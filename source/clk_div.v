==> flow/design.v <==
`timescale 1ns / 1ps
module clk_div(
    input  clk,        
    input  rst_n, 
    output reg  clk_ms, clk_20ms, clk_100ms, clk_s   
    );
    parameter period_ms = 100000, period_20ms = 2000000, period_100ms = 10000000, period_s = 100000000;  
    reg [31:0]  cnt_ms;
    reg [31:0]  cnt_20ms;
    reg [31:0]  cnt_100ms;
    reg [31:0]  cnt_s;
    always @ (posedge clk or negedge rst_n) 
    begin
        if(~rst_n) 
        begin
            cnt_ms <= 0;
            clk_ms <= 0;   
        end
        else 
        begin
            if(cnt_ms == ((period_ms >> 1) - 1)) begin
              clk_ms <= ~clk_ms;
              cnt_ms <= 0;
            end
        else
            cnt_ms <= cnt_ms + 1;
        end
    end
    always @ (posedge clk or negedge rst_n) 
        begin
            if(~rst_n) 
            begin
                cnt_20ms <= 0;
                clk_20ms <= 0;   
            end
            else 
            begin
                if(cnt_20ms == ((period_20ms >> 1) - 1)) begin
                  clk_20ms <= ~clk_20ms;
                  cnt_20ms <= 0;
                end
            else
                cnt_20ms <= cnt_20ms + 1;
            end
        end
    always @ (posedge clk or negedge rst_n) 
        begin
            if(~rst_n) 
            begin
                cnt_s <= 0;
                clk_s <= 0;   
            end
            else 
            begin
                if(cnt_s == ((period_s >> 1) - 1)) begin
                  clk_s <= ~clk_s;
                  cnt_s <= 0;
                end
            else
                cnt_s <= cnt_s + 1;
            end
        end
     always @ (posedge clk or negedge rst_n) 
            begin
                if(~rst_n) 
                begin
                    cnt_100ms <= 0;
                    clk_100ms <= 0;   
                end
                else 
                begin
                    if(cnt_100ms == ((period_100ms >> 1) - 1)) begin
                      clk_100ms <= ~clk_100ms;
                      cnt_100ms <= 0;
                    end
                else
                    cnt_100ms <= cnt_100ms + 1;
                end
            end
endmodule
# Reports on clk_div
# Tool output for the design above, in the order of the flow.
# Line numbers count from 1 in the design file above.
# Library cell names are shortened.
# A cell with n/a has no value.
# design
top	clk_div
clk_port	clk
lib	sky130hd
corner	tt_025C_1v80

# Elaborated design
# Source: Yosys, flattened and elaborated, memories not mapped. Widths are those after wreduce; folded enables and synchronous resets count as part of the registers. Registers that Yosys merges into a memory's read port (data or address) are not register bits. Print and check cells do not count. Equal cells are merged and count once.
# bits
output_inout_bits	4
wordCells	24
input_bits	2
ff_bits	132
# classes
n_eq	4
bitwise	4
add_sub_neg	4
n_mux	4
# ops
operator	n
32-bit by 1-bit adder with 32-bit output (second input constant)	4
32-bit 2-to-1 mux	4
32-bit by 16-bit == test with 1-bit output (second input constant)	1
32-bit by 20-bit == test with 1-bit output (second input constant)	1
32-bit by 23-bit == test with 1-bit output (second input constant)	1
32-bit by 26-bit == test with 1-bit output (second input constant)	1
1-bit NOT	4

# Logic depth
# Depth = most cells in a row (Yosys ltp): at word level without a register or memory, in the mapped netlist without a sequential cell, where the memories' decode and read muxes count.
# logic_depth
word_depth	2
ABC_AREA	0
depth_mapped	7
mapped_depth_nobuf	6

# After synthesis
# Yosys stat after the flow's synthesis: flattened, memories mapped to cells. It holds for the ABC_AREA given above (unset counts as 0); a run with the other value may have another netlist.
# The area totals of this step are shown rounded.
# mapped
sequential_area_um2	3300
buf_cells	9
mapped_area_um2	6200
cell_count	580
flip_flops	132
# by_type
cell_type	n	type_area_um2
dfrtp_1	132	3.3E+03
xor2_1	60	525.504
xnor2_1	52	455.437
nand3_1	48	240.23
nor2_1	63	236.477
nand4_1	34	212.704
nand2_1	46	172.666
and3_1	24	150.144
nor4_4	5	106.352
and4_1	12	105.101
nor3_1	17	85.082
nor4_1	12	75.072
nor4b_1	7	61.309
ha_1	4	50.048
a31oi_1	6	37.536
nor2b_1	5	31.28
a21o_1	4	30.029
inv_1	8	30.029
# Other cell types: 24; their cells: 41.

# Path before layout
# OpenSTA on the mapped netlist: ideal clock, no wires. The path of least setup slack (recovery checks aside). Input and output delay are each 20% of the period. Register names are those of the netlist, which keeps one name where synthesis merged equal registers.
# synth_timing
path_kind	reg-to-reg
from	register cnt_100ms[6]
to	register cnt_100ms[25]
stages	6
clock_period_ps	2010
n_path_buf	0
t_first_pin_ps	0
arrival_time_ps	1570
slack_ps	318
setup_time_ps	123
t_required_ps	1887
delay_ps	1693
period_less_setup_slack_ps	1692
# "delay_ps" = arrival - input delay + setup time.
# "stages": output pins that drive a net of the path, with the launching flip-flop's if there is one; two outputs of one cell count as two.
# "period_less_setup_slack_ps" is the clock period less the worst setup slack; recovery checks do not enter. This is arithmetic on one report: input and output delays are still those of the set period (20% each).
# The rows between start and end are the longest chain of elaborated cells between them; the timing report does not say that the signal goes this way. Where chains are equally long, one stands for them.
# Each line given opens the expression or statement behind the cell; cells for indexed reads and writes are added by Yosys, which also makes memories of some case tables.
# A register here has more assigning lines than the two given.
# synth_between
cell_sequence	dfrtp_1 -> nand4_2 -> or3_4 -> nor4b_4 -> nand3_1 -> xnor2_1
elab_chain_len	2
cells_between	3
cone_lines	2
cone_classes	1 x add/sub; 1 x eq/ne; 1 x mux
# synth_lines
element	line_no	text
from (decl)	10	reg [31:0]  cnt_100ms;
from (assign)	67	cnt_100ms <= 0;
from (assign)	77	cnt_100ms <= cnt_100ms + 1;
32-bit by 1-bit adder with 32-bit output	77
32-bit 2-to-1 mux	72	if(cnt_100ms == ((period_100ms >> 1) - 1)) begin
to (assign)	74	cnt_100ms <= 0;
to (assign)	77
to (decl)	10

# Timing after layout
# From the final timing report of job 1: the path of least setup slack in the routed layout; clock arrival at registers is part of the times.
# The path's times are printed in steps of 10 ps; the period is the one set.
# layout_timing
path_kind	reg-to-reg
from	register cnt_100ms[8]
to	register cnt_100ms[18]
arrival_time_ps	2510
setup_time_ps	130
stages	6
clock_period_ps	3010
t_required_ps	3280
t_first_pin_ps	410
slack_ps	770
n_path_buf	0
# The rows between start and end are the longest chain of elaborated cells between them; the timing report does not say that the signal goes this way. Where chains are equally long, one stands for them.
# A register here has more assigning lines than the two given.
# layout_between
cell_sequence	dfrtp_1 -> nor4bb_1 -> nand4_1 -> nor3_1 -> nand2b_1 -> a31oi_1
elab_chain_len	2
cells_between	3
cone_lines	2
cone_classes	1 x add/sub; 1 x eq/ne; 1 x mux
# layout_lines
element	line_no	text
from (decl)	10	reg [31:0]  cnt_100ms;
from (assign)	67	cnt_100ms <= 0;
from (assign)	77	cnt_100ms <= cnt_100ms + 1;
32-bit by 1-bit adder with 32-bit output	77
32-bit 2-to-1 mux	72	if(cnt_100ms == ((period_100ms >> 1) - 1)) begin
to (assign)	74	cnt_100ms <= 0;
to (assign)	77
to (decl)	10

# Measured data: module clk_div, platform sky130hd, 2 stored runs of the flow under differing settings, order arbitrary. Input and output delays are each 20% of the period that was set; the output load is 0.01 pF.
# "clock_period_reached_ps" means the clock period less the worst setup slack. The figure is calculated, with input and output delays left at 20% of the set period.
# By "worst_path_allowed_less_slack_ps" is meant the share of the clock period that the worst setup path is allowed (20% is reserved at inputs, 20% at outputs), minus its slack. Clock arrival times at its registers enter into it.
# "power.total_uw" rests on the timing tool's default activity at the inputs, not on a simulated workload.
# "worst_path_allowed_less_slack_ps" is known to 10 ps.
# Measured values are rounded.
# A setting shown as n/a is not set for that run.
run	period_ns	CORE_UTILIZATION	PLACE_DENSITY_LB_ADDON	CORE_ASPECT_RATIO	GPL_TIMING_DRIVEN	CTS_CLUSTER_DIAMETER	CAP_MARGIN	SLEW_MARGIN	MIN_ROUTING_LAYER	CORE_MARGIN	SETUP_SLACK_MARGIN	ABC_AREA	fin_ws_ps	power.total_uw	synth_chip_area_um2	finalCellArea_um2	worst_path_allowed_less_slack_ps	critical_path_type	die_um2	finish.utilization_frac	clock_period_reached_ps	setupTns_ps
job 1	3.01	58	0.1	1.49	0	304	5	5	met2	2	n/a	n/a	770	4000	6200	7100	2240	reg-to-reg	12000	0.67	2235	0
job 2	1.43	57	0.15	1.04	0	n/a	20	25	met1	2	0.29	0	-460	8600	6200	9400	1890	reg-to-reg	12000	0.89	1887	-27000
