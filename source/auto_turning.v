==> flow/design.v <==
`timescale 1ns / 1ps
module auto_turning(
    input  clk_ms,
    input  rst_n,
    input [3:0] state,                 
    input  left_right,                  
    input  turn_around,           
    output reg turn_left,          
    output reg turn_right,        
    output reg finish_turning  
    );
    reg[11:0] cnt;
    reg is_turning;
    always @(*)
    begin
        if(state == 4'b0111 || state == 4'b1001) is_turning = 1'b1;
        else is_turning = 1'b0;
    end
    always @ (posedge clk_ms or negedge rst_n) 
        begin
            if(~rst_n) 
            begin
                turn_left <= 1'b0;
                turn_right <= 1'b0;
                cnt <= 12'b0;
                finish_turning <= 1'b0; 
            end
            else if(~is_turning) 
                        begin
                            turn_left <= 1'b0;
                            turn_right <= 1'b0;
                            cnt <= 12'b0;
                            finish_turning <= 1'b0; 
                        end
            else if (is_turning)
                begin
                    if(turn_around)
                    begin
                        if(cnt <= 12'd2000)
                        begin
                            cnt <= cnt + 1'b1;
                            if(cnt <= 12'd1700)
                            begin        
                                if(~left_right) begin
                                    turn_left <= 1'b1;
                                    turn_right <= 1'b0;
                                end
                                else begin
                                    turn_left <= 1'b0;
                                    turn_right <= 1'b1;
                                end
                            end
                            else 
                            begin
                                turn_left <= 1'b0;
                                turn_right <= 1'b0;
                            end
                        end
                        else
                        begin
                            finish_turning <= 1'b1; 
                        end               
                    end
                    else if(~turn_around)
                    begin
                        if(cnt <= 12'd1000)
                        begin
                            cnt <= cnt + 1'b1;
                            if(cnt <= 12'd750)
                            begin        
                                if(~left_right) begin
                                    turn_left <= 1'b1;
                                    turn_right <= 1'b0;
                                end
                                else begin
                                    turn_left <= 1'b0;
                                    turn_right <= 1'b1;
                                end
                            end
                            else 
                            begin
                                turn_left <= 1'b0;
                                turn_right <= 1'b0;
                            end
                        end
                        else
                        begin
                            finish_turning <= 1'b1; 
                        end
                    end           
            end
        end
endmodule
# [Step by step through the tools: auto_turning]
# What the tools print for auto_turning, step after step.
# Lines are those of the file above, counted from 1.
# Library cell names are shortened.
# Not given: -
[design] design="auto_turning" clock_port="clk_ms" library="sky130hd" pvt_corner="tt_025C_1v80"

# [After elaboration]
# Counts by Yosys on the flattened word-level netlist (proc, flatten, opt, wreduce; memories kept). Register bits leave out memories and registers merged into their read ports (data or address). Print and check cells are left out. Cells with the same type and inputs are merged into one.
[word_totals] register_bits=15 out_inout_bits=3 elab_cells=41 inputBits=8
[op_classes] reduce_logical=3 n_mux=23 compare=4 n_addsub=1 equal=6
[ops] cell="2-to-1 mux 12 bit" n=4
[ops] cell="less-or-equal comparator 12 x 10 -> 1 bit with constant B" n=2
[ops] cell="less-or-equal comparator 12 x 11 -> 1 bit with constant B" n=2
[ops] cell="2-to-1 mux 1 bit" n=19
[ops] cell="adder 12 x 1 -> 12 bit with constant B" n=1
[ops] cell="!= test 3 bit with constant B" n=4
[ops] cell="AND reduction 2 bit" n=2
[ops] cell="== test 4 x 3 -> 1 bit with constant B" n=1
[ops] cell="== test 4 bit with constant B" n=1
[ops] cell="logical OR 1 bit" n=1

# [Depth]
# Depth = most cells in a row (Yosys ltp): at word level without a register or memory, in the mapped netlist without a sequential cell, where the memories' decode and read muxes count.
[depth] word_depth=5 abc_area=0 depth_mapped=8 depth_no_buf=7

# [After synthesis]
# The flow's flattened synthesis, as Yosys stat reports it; memories are mapped. The netlist is that of the ABC_AREA named above (0 if unset); the other value can give another one.
# Totals and module areas in this step are rounded.
[mapped] mapped_area_um2=937 buffers=8 ffs=15 seq_area_um2=375 stdcells=112
[types] cell="dfrtp_1" n=15 area_total_um2=375.36
[types] cell="nor2_1" n=14 area_total_um2=52.55
[types] cell="a21oi_1" n=9 area_total_um2=45.043
[types] cell="or3_1" n=7 area_total_um2=43.792
[types] cell="o21ai_0" n=8 area_total_um2=40.038
[types] cell="a311oi_1" n=4 area_total_um2=35.034
[types] cell="nand2_1" n=9 area_total_um2=33.782
[types] cell="ha_1" n=2 area_total_um2=25.024
[types] cell="nand4_1" n=4 area_total_um2=25.024
[types] cell="inv_1" n=6 area_total_um2=22.522
[types] cell="o32a_4" n=1 area_total_um2=22.522
[types] cell="clkbuf_1" n=5 area_total_um2=18.768
[types] cell="a22o_1" n=2 area_total_um2=17.517
[types] cell="nand3_1" n=3 area_total_um2=15.014
[types] cell="nor3_1" n=3 area_total_um2=15.014
[types] cell="and4bb_1" n=1 area_total_um2=12.512
[types] cell="a221o_1" n=1 area_total_um2=10.01
[types] cell="and4b_1" n=1 area_total_um2=10.01
# Not listed: further types 16, cells in them 17.

# [Worst setup path after synthesis]
# Path of least setup slack by OpenSTA after synthesis, without wires, with an ideal clock, recovery checks aside; 20% of the period is set as input and as output delay. Where synthesis merged equal registers, the netlist keeps one of their names.
[synth_timing] path_kind="input port to flip-flop" start="input turn_around" end="register cnt[6]" in_delay_ps=818 path_buffers=0 clock_period_ps=4090 slack_ps=2180 t_required_ps=4012 launch_ps=818 path_stages=3 path_delay_ps=1092 t_arrival_ps=1832 setup_ps=78 synth_period_reached_ps=1910
# "path_delay_ps" is the arrival time less input delay plus setup time.
# "path_stages" counts driving pins, that of a launching flip-flop among them; a cell with two outputs on the path counts twice.
# "synth_period_reached_ps" = period - worst setup slack (recovery checks aside). The figure is calculated, with input and output delays left at 20% of the set period.
# The rows between start and end are the longest chain of elaborated cells between them; the timing report does not say that the signal goes this way. Where chains are equally long, one stands for them.
# A line is the first line of the expression or statement that the cell stems from. Yosys adds cells for indexed reads and writes and turns some case tables into memories.
# At most two assigning lines are given for a register; there are more.
[synth_between] path_cell_list="o32a_4 or4_1 a21oi_1" elab_chain_len=2 cone_cells=5 lines_between=2 cone_classes="2 x eq/ne; 2 x mux; 1 x reduce/logical"
[synth_rtl] element="from (decl)" line=7 source="input  turn_around,"
[synth_rtl] element="2-to-1 mux 12 bit" line=37 source="if(turn_around)"
[synth_rtl] element="2-to-1 mux 12 bit" line=28 source="else if(~is_turning)"
[synth_rtl] element="to (assign)" line=41 source="cnt <= cnt + 1'b1;"
[synth_rtl] element="to (assign)" line=68 source="cnt <= cnt + 1'b1;"
[synth_rtl] element="to (decl)" line=12 source="reg[11:0] cnt;"

# [Worst path after layout]
# Path of least setup slack in the final report of run A (OpenROAD, finished layout, wires in). Where an end is a register, its clock arrival counts in the times.
# The report prints the path's times to 10 ps; the period is as set.
[layout_timing] path_kind="flip-flop to flip-flop" start="register cnt[4]" end="register cnt[6]" t_required_ps=1400 launch_ps=260 t_arrival_ps=2110 clock_period_ps=1220 path_buffers=0 slack_ps=-710 path_stages=6 setup_ps=70
# The rows between start and end are the longest chain of elaborated cells between them; the timing report does not say that the signal goes this way. Where chains are equally long, one stands for them.
# At most two assigning lines are given for a register; there are more.
[layout_between] path_cell_list="dfrtp_1 and4bb_1 a311oi_2 o32a_4 or4_1 a21oi_1" elab_chain_len=4 cone_cells=10 cone_classes="1 x add/sub; 2 x compare; 2 x eq/ne; 4 x mux; 1 x reduce/logical"
[layout_rtl] element="from (decl)" line=12 source="reg[11:0] cnt;"
[layout_rtl] element="from (assign)" line=41 source="cnt <= cnt + 1'b1;"
[layout_rtl] element="from (assign)" line=68 source="cnt <= cnt + 1'b1;"
[layout_rtl] element="adder 12 x 1 -> 12 bit" line=68
[layout_rtl] element="2-to-1 mux 12 bit" line=66 source="if(cnt <= 12'd1000)"
[layout_rtl] element="2-to-1 mux 12 bit" line=37 source="if(turn_around)"
[layout_rtl] element="2-to-1 mux 12 bit" line=28 source="else if(~is_turning)"
[layout_rtl] element="to (assign)" line=41
[layout_rtl] element="to (assign)" line=68
[layout_rtl] element="to (decl)" line=12

# Flow runs of auto_turning

Top module auto_turning; platform sky130hd; tools Yosys and OpenROAD; 2 stored runs in no particular order. Input and output delays are each 20% of the period that was set; the output load is 0.01 pF.
"achieved clock period" = clock period - worst setup slack. The figure is calculated, with input and output delays left at 20% of the set period.
By "power" is meant OpenSTA's value without simulated activity: inputs other than the clock are taken to toggle once in ten clock periods, and the tool carries that through the logic.
The measured numbers are rounded.
[run A] settings: period_ns=1.22, CORE_UTILIZATION=16, SETUP_SLACK_MARGIN=-0.0, PLACE_DENSITY_LB_ADDON=0.04, CORE_ASPECT_RATIO=1.05, CORE_MARGIN=7, CELL_PAD_IN_SITES_GLOBAL_PLACEMENT=3, GPL_TIMING_DRIVEN=1, CTS_CLUSTER_DIAMETER=107, CAP_MARGIN=20, SLEW_MARGIN=20
[run A] result: chip area after synthesis (Yosys) 937 um^2, die area 8200 um^2, standard-cell area of the final layout 1530 um^2, worst setup slack after layout -709 ps, power 1070 uW, achieved clock period 1929 ps
[run B] settings: period_ns=2.16, CORE_UTILIZATION=30, SETUP_SLACK_MARGIN=0.55, PLACE_DENSITY_LB_ADDON=0.02, ABC_AREA=1, GPL_TIMING_DRIVEN=0, GPL_ROUTABILITY_DRIVEN=0, CAP_MARGIN=0, SLEW_MARGIN=25, MAX_ROUTING_LAYER=met5, CORE_MARGIN=2
[run B] result: chip area after synthesis (Yosys) 1290 um^2, die area 4830 um^2, standard-cell area of the final layout 2060 um^2, worst setup slack after layout 571 ps, power 572 uW, achieved clock period 1589 ps
